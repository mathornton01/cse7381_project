==> flow/design.v <==
module counter (clk, reset, enable, count);
input clk, reset, enable;
output [31:0] count;
reg [31:0] count;                                   
always @ (posedge clk)
if (reset == 1'b1) begin
  count <= 0;
end else if ( enable == 1'b1) begin
  count <= count + 1;
end
endmodule  
Step by step through the tools: counter --
The steps from the RTL of counter to its reports follow in flow order. Line numbers count from 1 in the design file above. Library cell names are shortened. A cell with n/a has no value.
Inputs: top module counter, clock port clk, library sky130hd, timing corner tt_025C_1v80

Elaborated design --
Counts by Yosys on the flattened word-level netlist (proc, flatten, opt, wreduce; memories kept). Register bits leave out memories and registers merged into their read ports (data or address); mux counts leave out enables and synchronous resets folded into registers. Print and check cells are left out. Cells with the same type and inputs are merged into one.
Storage and ports: flip-flop bits (word level) 32, cells after elaboration 2
Cells by class: add/sub/neg operators 1
Operator list (count):
- 32-bit by 1-bit adder with 32-bit output with constant B | 1

Logic depth --
Longest topological path by Yosys (ltp), each cell counted once; first at word level (registers and memories cut), then after technology mapping (sequential cells cut; the memories' decode and read muxes count).
Depth: depth in word-level cells 1, ABC_AREA 0, depth in mapped cells 6, gate-level depth less buffers 5

Mapped cells and area --
The flow's flattened synthesis, as Yosys stat reports it; memories are mapped. The netlist is that of the ABC_AREA named above (0 if unset); the other value can give another one. The area totals of this step are shown rounded.
Mapped netlist: standard cells after synthesis 181, synthesis area 1564 um2, area of sequential cells 640.6 um2, mapped flip-flops 32, buffers 10
Cell types:
- dfxtp_1 | count 32, total area 640.614 um2
- mux2_2 | count 9, total area 101.347 um2
- nor2_1 | count 26, total area 97.594 um2
- xor2_1 | count 9, total area 78.826 um2
- nand4_1 | count 10, total area 62.56 um2
- nor2b_1 | count 10, total area 62.56 um2
- nor3_1 | count 10, total area 50.048 um2
- nand3_1 | count 9, total area 45.043 um2
- a21oi_1 | count 7, total area 35.034 um2
- xnor2_1 | count 4, total area 35.034 um2
- nand2_1 | count 9, total area 33.782 um2
- and4_1 | count 3, total area 26.275 um2
- clkbuf_1 | count 7, total area 26.275 um2
- or3_1 | count 4, total area 25.024 um2
- mux2_1 | count 2, total area 22.522 um2
- o31ai_1 | count 3, total area 22.522 um2
- or4_1 | count 3, total area 22.522 um2
- nor4_4 | count 1, total area 21.27 um2
Not listed: further types 14, cells in them 23.

Worst setup path after synthesis --
Path of least setup slack by OpenSTA after synthesis, without wires, with an ideal clock, recovery checks aside; 20% of the period is set as input and as output delay. Where synthesis merged equal registers, the netlist keeps one of their names.
Path post-synthesis: path kind reg-to-reg, from reg count[8], to reg count[31], period 2200 ps, library setup time 123 ps, launch time at the first pin 0 ps, arrival 1811 ps, slack 266 ps, path delay 1934 ps, stages on the path 6, buffers on the path 1, period reached after synthesis 1934 ps
"path delay" is the arrival time less input delay plus setup time. "stages on the path" counts driving pins, that of a launching flip-flop among them; a cell with two outputs on the path counts twice. "period reached after synthesis" is the clock period less the worst setup slack; recovery checks do not enter. This is arithmetic on one report: input and output delays are still those of the set period (20% each). The rows between start and end are the longest chain of elaborated cells between them; the timing report does not say that the signal goes this way. Where chains are equally long, one stands for them. Each line given opens the expression or statement behind the cell; cells for indexed reads and writes are added by Yosys, which also makes memories of some case tables.
On the way, post-synthesis: path through dfxtp_1 -> nand4_2 -> or4_4 -> buf_6 -> nor4_4 -> mux2_1, length of the longest elaborated chain 1, elaborated cells on any way between the ends 1
RTL lines, path post-synthesis:
- from (decl) | RTL line 3 | output [31:0] count;
- from (assign) | RTL line 7 | count <= 0;
- from (assign) | RTL line 9 | count <= count + 1;
- 32-bit by 1-bit adder with 32-bit output | RTL line 9
- to (assign) | RTL line 7
- to (assign) | RTL line 9
- to (decl) | RTL line 3

Worst path after layout --
From the final timing report of job 1: the path of least setup slack in the routed layout; clock arrival at registers is part of the times. The report prints the path's times to 10 ps; the period is as set.
Path after layout: path kind input-to-reg, from in enable, to reg count[25], period 2210 ps, input delay 440 ps, library setup time 110 ps, launch time at the first pin 440 ps, arrival 2130 ps, slack 240 ps, stages on the path 5, buffers on the path 1
On the way, after layout: path through clkdlybuf4s50_1 -> and4_1 -> nand4_1 -> nor3_1 -> mux2_2
RTL lines, path after layout:
- from (decl) | RTL line 2 | input clk, reset, enable;
- to (assign) | RTL line 7 | count <= 0;
- to (assign) | RTL line 9 | count <= count + 1;
- to (decl) | RTL line 3 | output [31:0] count;
Chain of elaborated cells between the ends: none given.

Hand-over note for counter

Below are 2 stored runs of the flow (Yosys, OpenROAD; platform sky130hd) on counter, each with its settings and what was measured, unordered. Constraints: input delay and output delay 20% of the set period each, output load 0.01 pF.
"period reached" means the clock period less the worst setup slack. The figure is calculated, with input and output delays left at 20% of the set period.
"time of the worst setup path" = time allowed to the worst setup path (clock period - input delay - output delay, where it has them) - its slack; a late launch clock adds to it, a late capture clock takes from it.
"total power after layout" is the tool's figure for a default switching activity; nothing was simulated.
"time of the worst setup path" is given in steps of 10 ps.
The measured numbers are rounded.

* Job 1 | settings: period_ns 2.21; CAP_MARGIN 20; CORE_MARGIN 2; CORE_UTILIZATION 40; SLEW_MARGIN 20 | results: worst slack on setup checks 242 ps; netlist area reported by Yosys 1564 um2; period reached 1968 ps; final worst hold slack 516 ps; die area 4426 um2; standard-cell area of the final layout 2069 um2; utilization 55.7%; sum of negative setup slack 0 ps; time of the worst setup path 1530 ps; worst path kind input-to-reg; total power after layout 1077 µW
* Job 2 | settings: period_ns 1.45; CORE_UTILIZATION 56; SETUP_SLACK_MARGIN 0.31; PLACE_DENSITY_LB_ADDON 0.02; HOLD_SLACK_MARGIN 0.0; CELL_PAD_IN_SITES_DETAIL_PLACEMENT 1; TNS_END_PERCENT 35; CTS_CLUSTER_DIAMETER 90; CAP_MARGIN 5; MIN_ROUTING_LAYER met2; CORE_MARGIN 2; SLEW_MARGIN 20 | no final report: placement broke off with DPL-0033

End of note.
